==> flow/design.v <==
module imu(
    input               icb_cmd_valid,
    output  reg         icb_cmd_ready,
    input               icb_cmd_read,
    input       [31:0]  icb_cmd_addr,
    input       [31:0]  icb_cmd_wdata,
    input       [3:0]   icb_cmd_wmask,
    output  reg         icb_rsp_valid,
    input               icb_rsp_ready,
    output   [31:0]     icb_rsp_rdata,
    output              icb_rsp_err,
    input           clk,
    input           rst_n,
    output  reg [31:0]  start,
    input   reg [31:0]  acc_done,
    output  reg [31:0]  input_base,
    output  reg [31:0]  output_base,
    output  reg [31:0]  usram_addr,
    output  reg [63:0]  usram_wdata,
    output  reg         usram_write_en,
    input   [63:0]      usram_rdata
);
wire is_low_part;
wire icb_write_en;
wire usram_sel;
reg  [31:0] done;
always@(posedge clk)
begin
    if(!rst_n) begin
        usram_addr <= 1'b0;
    end
	else begin
		usram_addr <= {16'b0,icb_cmd_addr[18:3]} - 'ha000;
	end
end
assign is_low_part = (icb_cmd_addr[2] == 1'b0);
assign icb_write_en = icb_cmd_valid & icb_cmd_ready & !icb_cmd_read;
assign usram_sel = (usram_addr >= 'h0000 && usram_addr < 'h4000);
reg is_low_part_reg;
assign icb_rsp_err = 1'b0;
always@(posedge clk)
begin
    is_low_part_reg <= is_low_part;
end
always@(posedge clk)
begin
    if(!rst_n) begin
        icb_cmd_ready <= 1'b0;
    end
    else begin
        if(icb_cmd_valid & icb_cmd_ready) begin
            icb_cmd_ready <= 1'b0;
        end
        else if(icb_cmd_valid) begin
            icb_cmd_ready <= 1'b1;
        end
        else begin
            icb_cmd_ready <= icb_cmd_ready;
        end
    end
end
always@(posedge clk)
begin
    if(!rst_n) begin
        start <= 32'h0;
        done <= 32'h0;
        input_base <= 32'h0;
        output_base <= 32'h0;
    end
    else begin
        if(icb_cmd_valid & icb_cmd_ready & !icb_cmd_read) begin
            case(icb_cmd_addr[19:0])
                20'h70000:  start <= icb_cmd_wdata;
                20'h70004:  done <= icb_cmd_wdata;
                20'h70008:  input_base <= icb_cmd_wdata;
                20'h7000c: output_base <= icb_cmd_wdata;
            endcase
        end
        else if (acc_done) begin
            start <= 32'b0;
            done <= 32'h1;
            input_base <= 32'b0;
            output_base <= 32'b0;
        end else begin
            start <= start;
            done <= done;
            input_base <= input_base;
            output_base <= output_base;
        end
    end
end
always@(posedge clk)
begin
    if(!rst_n) begin
        icb_rsp_valid <= 1'h0;
    end
    else begin
        if(icb_cmd_valid & icb_cmd_ready) begin
            icb_rsp_valid <= 1'h1;
        end
        else if(icb_rsp_valid & icb_rsp_ready) begin
            icb_rsp_valid <= 1'h0;
        end
        else begin
            icb_rsp_valid <= icb_rsp_valid;
        end
    end
end
reg [31:0] icb_rsp_rdata_reg;
always@(posedge clk)
begin
    if(!rst_n) begin
        icb_rsp_rdata_reg <= 32'h0;
    end
    else begin
        if(icb_cmd_valid & icb_cmd_ready & icb_cmd_read) begin
            case(icb_cmd_addr[19:0])
                20'h70000:  icb_rsp_rdata_reg <= start;
                20'h70004:  icb_rsp_rdata_reg <= done;
                20'h70008:  icb_rsp_rdata_reg <= input_base;
                20'h7000c: icb_rsp_rdata_reg <= output_base;
                default: begin
                    icb_rsp_rdata_reg <= 32'h0;          
                end
            endcase
        end
        else begin
            icb_rsp_rdata_reg <= 32'h0;
        end
    end
end
assign icb_rsp_rdata = usram_sel ? 
                        (is_low_part_reg ? usram_rdata[63:32] : usram_rdata[31:0]) :   
                        icb_rsp_rdata_reg;   
always@(posedge clk) 
begin
    if(!rst_n) begin
        usram_wdata <= 64'h0;
    end
    else begin
        if(icb_write_en & usram_sel) begin
            if(is_low_part) begin
                usram_wdata[31:0] <= usram_wdata[31:0];
                usram_wdata[63:32] <= icb_cmd_wdata;
            end
            else begin
                usram_wdata[31:0] <= icb_cmd_wdata;
                usram_wdata[63:32] <= usram_wdata[63:32];    
            end
        end
        else begin
            usram_wdata <= usram_wdata;   
        end
    end
end
always@(posedge clk)
begin
    if(!rst_n) begin
        usram_write_en <= 1'b0;
    end
    else if(icb_write_en & usram_sel & !is_low_part) begin
        usram_write_en <= 1'b1;          
    end
    else begin
        usram_write_en <= 1'b0;
    end
end
endmodule
# Tool chain data of imu
# Tool output for the design above, in the order of the flow.
# Line numbers count from 1 in the design file above.
# Library cell names are shortened.
# Not given: -
[setup] top="imu" clock_port="clk" cell_library="sky130hd" corner="tt_025C_1v80"

# Word-level counts
# Counts by Yosys on the flattened word-level netlist (proc, flatten, opt, wreduce; memories kept). Register bits leave out memories and registers merged into their read ports (data or address). Print and check cells are left out. Cells with the same type and inputs are merged into one.
[word_totals] output_inout_bits=228 reg_bits=260 inputBits=169 elab_cells=60
[classes] eq_ne=8 n_addsub=1 bitwise=8 n_mux=16 n_cmp=2 n_reduce_logical=13
[op_table] operator="32-bit two-way mux" n=12
[op_table] operator="32-bit parallel mux with 4-bit select" n=1
[op_table] operator="20-bit by 19-bit equality test with 1-bit output (second input constant)" n=4
[op_table] operator="32-bit by 1-bit greater-or-equal comparator with 1-bit output (second input constant)" n=1
[op_table] operator="32-bit by 15-bit less-than comparator with 1-bit output (second input constant)" n=1
[op_table] operator="32-bit nonzero test" n=1
[op_table] operator="16-bit by 16-bit subtractor with 17-bit output (second input constant)" n=1
[op_table] operator="2-bit AND reduction" n=7
[op_table] operator="2-bit by 1-bit inequality test with 1-bit output (second input constant)" n=4
[op_table] operator="1-bit AND" n=6
[op_table] operator="2-bit nonzero test" n=2
[op_table] operator="1-bit two-way mux" n=3
[op_table] operator="1-bit NOT" n=2
[op_table] operator="2-bit OR reduction" n=1
[op_table] operator="1-bit logical AND" n=1
[op_table] operator="1-bit zero test" n=1

# Logic depth
# Longest topological path by Yosys (ltp), each cell counted once; first at word level (registers and memories cut), then after technology mapping (sequential cells cut; the memories' decode and read muxes count).
[logic_depth] word_depth=5 abc_area=1 ltp_mapped=11 depth_no_buf=9

# After synthesis
# The flow's flattened synthesis, as Yosys stat reports it; memories are mapped. The netlist is that of the ABC_AREA named above (0 if unset); the other value can give another one.
[types] cell_type="dfxtp_1" n=245 type_area_um2=4.9E+03
[types] cell_type="nand3_1" n=257 type_area_um2=1.29E+03
[types] cell_type="nand2_1" n=293 type_area_um2=1.1E+03
[types] cell_type="nor2_1" n=232 type_area_um2=870.835
[types] cell_type="o21ai_0" n=131 type_area_um2=655.629
[types] cell_type="a21oi_1" n=127 type_area_um2=635.61
[types] cell_type="clkbuf_1" n=58 type_area_um2=217.709
[types] cell_type="inv_1" n=56 type_area_um2=210.202
[types] cell_type="buf_4" n=26 type_area_um2=195.187
[types] cell_type="buf_2" n=33 type_area_um2=165.158
[types] cell_type="buf_6" n=12 type_area_um2=135.13
[types] cell_type="nor2_4" n=3 type_area_um2=33.782
[types] cell_type="inv_2" n=7 type_area_um2=26.275
[types] cell_type="ha_1" n=2 type_area_um2=25.024
[types] cell_type="nand4_1" n=4 type_area_um2=25.024
[types] cell_type="nor2_2" n=4 type_area_um2=25.024
[types] cell_type="buf_1" n=6 type_area_um2=22.522
[types] cell_type="nor3_2" n=2 type_area_um2=20.019
# Other cell types: 7; their cells: 8.
[synth_totals] ff_cells=245 area_um2=10608.9 cells=1506 seq_area_um2=4904.7 n_buf=135

# Timing after synthesis
# Source: OpenSTA report_checks on the synthesized netlist (no wires, ideal clock, input and output delay 20% of the period each), path of least setup slack; recovery checks are left aside. Register names are those of the netlist, which keeps one name where synthesis merged equal registers.
[synth_path] path_type="reg-to-output" start="reg usram_addr[30]" end="out icb_rsp_rdata[10]" n_path_buf=2 driving_pins=6 output_delay_ns=0.702 required_time_ns=2.808 path_delay_ns=1.519 arrival_ns=1.519 launch_ns=0.000 path_slack_ns=1.289 tclk_ns=3.51 period_less_setup_slack_ns=2.221
# "path_delay_ns" = arrival - input delay + setup time.
# At an output port there is no setup time.
# "driving_pins" counts driving pins, that of a launching flip-flop among them; a cell with two outputs on the path counts twice.
# "period_less_setup_slack_ns" is the clock period less the worst setup slack; recovery checks do not enter. This is arithmetic on one report: input and output delays are still those of the set period (20% each).
# Between the ends stands the longest chain of elaborated cells between them, by number of cells; it is not shown to be the way that was timed. Of several equally long chains one is given.
# Each line given opens the expression or statement behind the cell; cells for indexed reads and writes are added by Yosys, which also makes memories of some case tables.
[synth_via] path_cell_list="dfxtp_1 > or3_1 > clkbuf_1 > clkbuf_1 > nand2_1 > o21ai_0" elab_chain_cells=3 cells_between=4 lines_between=2 classes_between="compare: 2; mux: 1; reduce/logical: 1"
[synth_lines] item="start: declaration" line_no=18 source="output  reg [31:0]  usram_addr,"
[synth_lines] item="start: assignment" line_no=30 source="usram_addr <= 1'b0;"
[synth_lines] item="start: assignment" line_no=33 source="usram_addr <= {16'b0,icb_cmd_addr[18:3]} - 'ha000;"
[synth_lines] item="32-bit by 1-bit greater-or-equal comparator with 1-bit output" line_no=38 source="assign usram_sel = (usram_addr >= 'h0000 && usram_addr < 'h4000);"
[synth_lines] item="1-bit logical AND" line_no=38
[synth_lines] item="32-bit two-way mux" line_no=132 source="assign icb_rsp_rdata = usram_sel ?"
[synth_lines] item="end: declaration" line_no=10 source="output   [31:0]     icb_rsp_rdata,"

# Timing after layout
# Path of least setup slack in the final report of stored run 1 (OpenROAD, finished layout, wires in). Where an end is a register, its clock arrival counts in the times.
[layout_path] path_type="reg-to-output" start="reg usram_addr[30]" end="out icb_rsp_rdata[21]" driving_pins=6 launch_ns=0.64 n_path_buf=3 tclk_ns=3.3 output_delay_ns=0.66 path_slack_ns=0.16 arrival_ns=2.48 required_time_ns=2.64
# Between the ends stands the longest chain of elaborated cells between them, by number of cells; it is not shown to be the way that was timed. Of several equally long chains one is given.
[layout_via] path_cell_list="dfxtp_4 > or3_4 > clkbuf_16 > clkbuf_4 > o21ai_2 > clkdlybuf4s50_1" elab_chain_cells=3 cells_between=4 lines_between=2 classes_between="compare: 2; mux: 1; reduce/logical: 1"
[layout_lines] item="start: declaration" line_no=18 source="output  reg [31:0]  usram_addr,"
[layout_lines] item="start: assignment" line_no=30 source="usram_addr <= 1'b0;"
[layout_lines] item="start: assignment" line_no=33 source="usram_addr <= {16'b0,icb_cmd_addr[18:3]} - 'ha000;"
[layout_lines] item="32-bit by 1-bit greater-or-equal comparator with 1-bit output" line_no=38 source="assign usram_sel = (usram_addr >= 'h0000 && usram_addr < 'h4000);"
[layout_lines] item="1-bit logical AND" line_no=38
[layout_lines] item="32-bit two-way mux" line_no=132 source="assign icb_rsp_rdata = usram_sel ?"
[layout_lines] item="end: declaration" line_no=10 source="output   [31:0]     icb_rsp_rdata,"

==> results <==
Measured data: module imu, platform sky130hd, 2 stored runs of the flow under differing settings, order arbitrary. Input and output delays are each 20% of the period that was set; the output load is 0.01 pF.
By "critical_path_time_ns" is meant the share of the clock period that the worst setup path is allowed (20% is reserved at inputs, 20% at outputs), minus its slack. Clock arrival times at its registers enter into it.
"final_power_w" rests on the timing tool's default activity at the inputs, not on a simulated workload.

[flow] stored run 1: files
==> flow/run.sh <==
#!/bin/bash
# the make line also repeats the synthesis and layout settings of config.mk as NAME=value (left out here)
make -C /OpenROAD-flow-scripts/flow DESIGN_CONFIG=/design/flow/config.mk WORK_HOME=/design/flow/orfs CLKGATE_MAP_FILE= finish
==> flow/config.mk <==
export PLATFORM = sky130hd
export DESIGN_NAME = imu
export DESIGN_NICKNAME = imu
export VERILOG_FILES = /design/flow/design.v
export SDC_FILE = /design/flow/constraint.sdc
export NUM_CORES = 4
export LEC_CHECK = 0
export ABC_AREA = 1
export CAP_MARGIN = 20
export CELL_PAD_IN_SITES_DETAIL_PLACEMENT = 2
export CORE_MARGIN = 5
export CORE_UTILIZATION = 19
export GPL_TIMING_DRIVEN = 0
export MIN_ROUTING_LAYER = met2
export PLACE_DENSITY = 0.57
export SETUP_SLACK_MARGIN = 0.32
export SLEW_MARGIN = 30
export TNS_END_PERCENT = 40
==> flow/constraint.sdc <==
create_clock -name core_clock -period 3.3 [get_ports {clk}]
set_input_delay 0.6600 -clock core_clock [delete_from_list [all_inputs] [get_ports {clk}]]
set_output_delay 0.6600 -clock core_clock [all_outputs]
set_load 0.01 [all_outputs]

[flow] stored run 1: metrics
[metrics] synth_chip_area_um2 = 10608.9
[metrics] tns_ns = 0.000
[metrics] final_util_pct = 29.9
[metrics] worst_setup_slack_ns = 0.159
[metrics] critical_path_time_ns = 2.48
[metrics] worstPathKind = reg-to-output
[metrics] final_power_w = 0.007654
[metrics] die_area_um2 = 60661.2

[flow] stored run 2: files
==> flow/run.sh <==
#!/bin/bash
# the make line also repeats the synthesis and layout settings of config.mk as NAME=value (left out here)
make -C /OpenROAD-flow-scripts/flow DESIGN_CONFIG=/design/flow/config.mk WORK_HOME=/design/flow/orfs CLKGATE_MAP_FILE= finish
==> flow/config.mk <==
export PLATFORM = sky130hd
export DESIGN_NAME = imu
export DESIGN_NICKNAME = imu
export VERILOG_FILES = /design/flow/design.v
export SDC_FILE = /design/flow/constraint.sdc
export NUM_CORES = 4
export LEC_CHECK = 0
export ABC_AREA = 0
export CAP_MARGIN = 20
export CELL_PAD_IN_SITES_DETAIL_PLACEMENT = 0
export CELL_PAD_IN_SITES_GLOBAL_PLACEMENT = 3
export CORE_ASPECT_RATIO = 0.58
export CORE_MARGIN = 2
export CORE_UTILIZATION = 45
export CTS_CLUSTER_DIAMETER = 73
export GPL_TIMING_DRIVEN = 1
export MAX_ROUTING_LAYER = met4
export MIN_ROUTING_LAYER = met1
export SETUP_SLACK_MARGIN = -0.1
export SLEW_MARGIN = 20
export TNS_END_PERCENT = 25
==> flow/constraint.sdc <==
create_clock -name core_clock -period 2.6 [get_ports {clk}]
set_input_delay 0.5200 -clock core_clock [delete_from_list [all_inputs] [get_ports {clk}]]
set_output_delay 0.5200 -clock core_clock [all_outputs]
set_load 0.01 [all_outputs]

[flow] stored run 2: not finished: placement ended with error GPL-0301
