==> flow/design.v <==
module pe(
    input logic clk,
    input logic rst_n,
    input logic flush,
    input logic signed [7:0] row_i,
    input logic signed [7:0] col_i,
    input logic din_valid,
    output logic [7:0] row_o,
    output logic [7:0] col_o,
    output logic dout_valid,
    output logic signed [31:0] res
);
always_ff @(posedge clk) begin
    row_o <= row_i;
    col_o <= col_i;
    dout_valid <= din_valid;
end
always_ff @(posedge clk) begin
    if (!rst_n) begin
        res <= 0;
    end else begin
        if (flush) begin
            res <= 0;                                
        end else begin
            if (din_valid) begin
                res <= row_i * col_i + res;
            end else begin
                res <= res;                          
            end
        end
    end
end
endmodule
[Step by step through the tools: pe]
The steps from the RTL of pe to its reports follow in flow order.
Lines are those of the file above, counted from 1.
A cell with - has no value.
Design
  design top: pe
  clock input: clk
  standard-cell library: sky130hd
  corner: tt_025C_1v80

[Word-level counts]
Counts by Yosys on the flattened word-level netlist (proc, flatten, opt, wreduce; memories kept). Register bits leave out memories and registers merged into their read ports (data or address); mux counts leave out enables and synchronous resets folded into registers. Print and check cells are left out. Cells with the same type and inputs are merged into one.
Word-level totals
  bits in registers: 49
  bits of input ports: 20
  output and inout port bits: 49
  cells after elaboration: 8
Cells by class
  $add $sub $neg: 1
  multipliers: 1
  bitwise operators: 1
  reductions and logical operators: 1
Operator list (number)
  8-bit by 8-bit multiplier with 16-bit output: 1
  16-bit by 32-bit adder with 32-bit output: 1
  2-bit OR reduction: 1
  1-bit inverter: 1

[Depth]
Depth = most cells in a row (Yosys ltp): at word level without a register or memory, in the mapped netlist without a sequential cell, where the memories' decode and read muxes count.
Depth
  word-level depth: 2
  ABC_AREA: 1
  mapped depth: 24
  depth with buffers taken out: 23

[Synthesis result]
Source: synth_stat.txt of the flow (Yosys; design flattened, memories mapped). It holds for the ABC_AREA given above (unset counts as 0); a run with the other value may have another netlist.
Synthesis totals
  standard cells after synthesis: 983
  mapped area: 7657.3 µm²
  sequential part of the area: 980.9 µm²
  flip-flops: 49
  buffer cells: 25
Cell types
  sky130_fd_sc_hd__fa_1: number 136, total area 2.72E+03 µm²
  sky130_fd_sc_hd__dfxtp_1: number 49, total area 980.941 µm²
  sky130_fd_sc_hd__nand2_1: number 236, total area 885.85 µm²
  sky130_fd_sc_hd__ha_1: number 70, total area 875.84 µm²
  sky130_fd_sc_hd__inv_1: number 227, total area 852.067 µm²
  sky130_fd_sc_hd__nor2_1: number 92, total area 345.331 µm²
  sky130_fd_sc_hd__nand3_1: number 42, total area 210.202 µm²
  sky130_fd_sc_hd__a21oi_1: number 20, total area 100.096 µm²
  sky130_fd_sc_hd__xor2_1: number 11, total area 96.342 µm²
  sky130_fd_sc_hd__clkbuf_1: number 22, total area 82.579 µm²
  sky130_fd_sc_hd__o21ai_0: number 15, total area 75.072 µm²
  sky130_fd_sc_hd__nand4_1: number 10, total area 62.56 µm²
  sky130_fd_sc_hd__a211oi_1: number 5, total area 37.536 µm²
  sky130_fd_sc_hd__nand2_2: number 6, total area 37.536 µm²
  sky130_fd_sc_hd__a21oi_2: number 4, total area 35.034 µm²
  sky130_fd_sc_hd__xnor2_1: number 4, total area 35.034 µm²
  sky130_fd_sc_hd__nand3_2: number 3, total area 30.029 µm²
  sky130_fd_sc_hd__o21ai_1: number 5, total area 25.024 µm²
Not listed: further types 13, cells in them 26.

[Worst setup path after synthesis]
Path of least setup slack by OpenSTA after synthesis, without wires, with an ideal clock, recovery checks aside; 20% of the period is set as input and as output delay. Where synthesis merged equal registers, the netlist keeps one of their names.
Timing post-synthesis
  path type: input-to-reg
  start point: input col_i[0]
  end point: register res[23]
  clock period: 14.1 ns
  input delay: 2.820 ns
  library setup time: 0.109 ns
  launch time at the first pin: 2.820 ns
  arrival time: 7.570 ns
  data required time: 13.991 ns
  path slack: 6.421 ns
  path delay: 4.859 ns
  stages on the path: 21
  buffers on the path: 1
  synthesis period reached: 7.679 ns
"path delay" = arrival - input delay + setup time.
"stages on the path" counts driving pins, that of a launching flip-flop among them; a cell with two outputs on the path counts twice.
"synthesis period reached" is the clock period less the worst setup slack; recovery checks do not enter. This is arithmetic on one report: input and output delays are still those of the set period (20% each).
Between the ends stands the longest chain of elaborated cells between them, by number of cells; it is not shown to be the way that was timed. Of several equally long chains one is given.
A line is the first line of the expression or statement that the cell stems from. Yosys adds cells for indexed reads and writes and turns some case tables into memories.
A register here has more assigning lines than the two given.
Between the ends, post-synthesis
  path through: sky130_fd_sc_hd__clkbuf_1 -> sky130_fd_sc_hd__nand2_1 -> sky130_fd_sc_hd__inv_1 -> sky130_fd_sc_hd__fa_1 -> sky130_fd_sc_hd__fa_1 -> sky130_fd_sc_hd__fa_1 -> sky130_fd_sc_hd__fa_1 -> sky130_fd_sc_hd__ha_1 -> sky130_fd_sc_hd__ha_1 -> sky130_fd_sc_hd__nand2_1 -> sky130_fd_sc_hd__inv_1 -> sky130_fd_sc_hd__a21oi_1 -> sky130_fd_sc_hd__nand2_2 -> sky130_fd_sc_hd__nand2_1 -> sky130_fd_sc_hd__nand2_2 -> sky130_fd_sc_hd__nand2_1 -> sky130_fd_sc_hd__nand2_1 -> sky130_fd_sc_hd__nand2_1 -> sky130_fd_sc_hd__nand3_1 -> sky130_fd_sc_hd__nand2_1 -> sky130_fd_sc_hd__inv_1
  cells in the longest elaborated chain: 2
  elaborated cells between the ends (all ways): 2
  RTL lines with such cells: 1
  classes of those cells: add/sub: 1; mul: 1
RTL lines, path post-synthesis
  from (decl): line 6  | input logic signed [7:0] col_i,
  8-bit by 8-bit multiplier with 16-bit output: line 26  | res <= row_i * col_i + res;
  16-bit by 32-bit adder with 32-bit output: line 26
  to (assign): line 26
  to (assign): line 28  | res <= res;
  to (decl): line 11  | output logic signed [31:0] res

[Timing after layout]
Path of least setup slack in the final report of job 1 (OpenROAD, finished layout, wires in). Where an end is a register, its clock arrival counts in the times.
Timing after layout
  path type: input-to-reg
  start point: input col_i[2]
  end point: register res[23]
  clock period: 6.34 ns
  input delay: 1.27 ns
  library setup time: 0.09 ns
  launch time at the first pin: 1.27 ns
  arrival time: 6.12 ns
  data required time: 6.55 ns
  path slack: 0.43 ns
  stages on the path: 21
  buffers on the path: 2
Between the ends stands the longest chain of elaborated cells between them, by number of cells; it is not shown to be the way that was timed. Of several equally long chains one is given.
A register here has more assigning lines than the two given.
Between the ends, after layout
  path through: sky130_fd_sc_hd__clkdlybuf4s50_1 -> sky130_fd_sc_hd__nand2_1 -> sky130_fd_sc_hd__fa_1 -> sky130_fd_sc_hd__fa_1 -> sky130_fd_sc_hd__inv_1 -> sky130_fd_sc_hd__buf_12 -> sky130_fd_sc_hd__fa_1 -> sky130_fd_sc_hd__fa_1 -> sky130_fd_sc_hd__ha_1 -> sky130_fd_sc_hd__ha_1 -> sky130_fd_sc_hd__nand2_1 -> sky130_fd_sc_hd__inv_1 -> sky130_fd_sc_hd__nand2_1 -> sky130_fd_sc_hd__nor3_2 -> sky130_fd_sc_hd__nand2_1 -> sky130_fd_sc_hd__nand2_2 -> sky130_fd_sc_hd__nand2_1 -> sky130_fd_sc_hd__nand3_1 -> sky130_fd_sc_hd__nand3_1 -> sky130_fd_sc_hd__nand2_1 -> sky130_fd_sc_hd__inv_1
  cells in the longest elaborated chain: 2
  elaborated cells between the ends (all ways): 2
  RTL lines with such cells: 1
  classes of those cells: add/sub: 1; mul: 1
RTL lines, path after layout
  from (decl): line 6  | input logic signed [7:0] col_i,
  8-bit by 8-bit multiplier with 16-bit output: line 26  | res <= row_i * col_i + res;
  16-bit by 32-bit adder with 32-bit output: line 26
  to (assign): line 26
  to (assign): line 28  | res <= res;
  to (decl): line 11  | output logic signed [31:0] res

FLOW RESULTS
============

Flow measurements of pe on sky130hd: 2 stored runs with different settings, listed in no order. Input and output delays are each 20% of the period that was set; the output load is 0.01 pF.
"achieved clock period (ns)" is the run's clock period less its worst setup slack. It is reckoned from that one timing run; input and output delays stay at 20% of the period that was set.
"worst setup path time (ns)" is the time allowed to the run's worst setup path (the clock period less input and output delay, where it has them) less its slack. Clock arrival times count: a late capture clock shortens it, a late launch clock lengthens it.

Flow files of job 1
==> flow/run.sh <==
#!/bin/bash
# the make line also repeats the synthesis and layout settings of config.mk as NAME=value (left out here)
make -C /OpenROAD-flow-scripts/flow DESIGN_CONFIG=/design/flow/config.mk WORK_HOME=/design/flow/orfs CLKGATE_MAP_FILE= finish
==> flow/config.mk <==
export PLATFORM = sky130hd
export DESIGN_NAME = pe
export DESIGN_NICKNAME = pe
export VERILOG_FILES = /design/flow/design.v
export SDC_FILE = /design/flow/constraint.sdc
export NUM_CORES = 4
export LEC_CHECK = 0
export ABC_AREA = 1
export CAP_MARGIN = 20
export CORE_MARGIN = 4
export CORE_UTILIZATION = 49
export CTS_CLUSTER_DIAMETER = 202
export CTS_CLUSTER_SIZE = 41
export PLACE_DENSITY = 0.85
export SETUP_SLACK_MARGIN = 0.17
export SLEW_MARGIN = 20
export TNS_END_PERCENT = 75
==> flow/constraint.sdc <==
create_clock -name core_clock -period 6.34 [get_ports {clk}]
set_input_delay 1.2680 -clock core_clock [delete_from_list [all_inputs] [get_ports {clk}]]
set_output_delay 1.2680 -clock core_clock [all_outputs]
set_load 0.01 [all_outputs]

report of job 1
yosys chip area after synthesis (um^2): 7657.3
finish__design__die__area: 17691.7
finish__design__instance__area__stdcell: 8989.9
finish__design__instance__utilization: 0.5892
finish__timing__setup__ws: 0.432
finish__timing__setup__tns: 0.000
achieved clock period (ns): 5.908
worst setup path time (ns): 4.64
worst setup path kind: input-to-reg

Flow files of job 2
==> flow/run.sh <==
#!/bin/bash
# the make line also repeats the synthesis and layout settings of config.mk as NAME=value (left out here)
make -C /OpenROAD-flow-scripts/flow DESIGN_CONFIG=/design/flow/config.mk WORK_HOME=/design/flow/orfs CLKGATE_MAP_FILE= finish
==> flow/config.mk <==
export PLATFORM = sky130hd
export DESIGN_NAME = pe
export DESIGN_NICKNAME = pe
export VERILOG_FILES = /design/flow/design.v
export SDC_FILE = /design/flow/constraint.sdc
export NUM_CORES = 4
export LEC_CHECK = 0
export CAP_MARGIN = 20
export CORE_ASPECT_RATIO = 1.54
export CORE_MARGIN = 5
export CORE_UTILIZATION = 51
export CTS_CLUSTER_SIZE = 66
export MAX_ROUTING_LAYER = met4
export PLACE_DENSITY = 0.92
export SLEW_MARGIN = 0
==> flow/constraint.sdc <==
create_clock -name core_clock -period 11.6 [get_ports {clk}]
set_input_delay 2.3200 -clock core_clock [delete_from_list [all_inputs] [get_ports {clk}]]
set_output_delay 2.3200 -clock core_clock [all_outputs]
set_load 0.01 [all_outputs]

report of job 2
yosys chip area after synthesis (um^2): 6866.6
finish__design__die__area: 15938.5
finish__design__instance__area__stdcell: 7870.1
finish__design__instance__utilization: 0.5959
finish__timing__setup__ws: 3.343
finish__timing__setup__tns: 0.000
achieved clock period (ns): 8.257
worst setup path time (ns): 5.94
worst setup path kind: input-to-reg
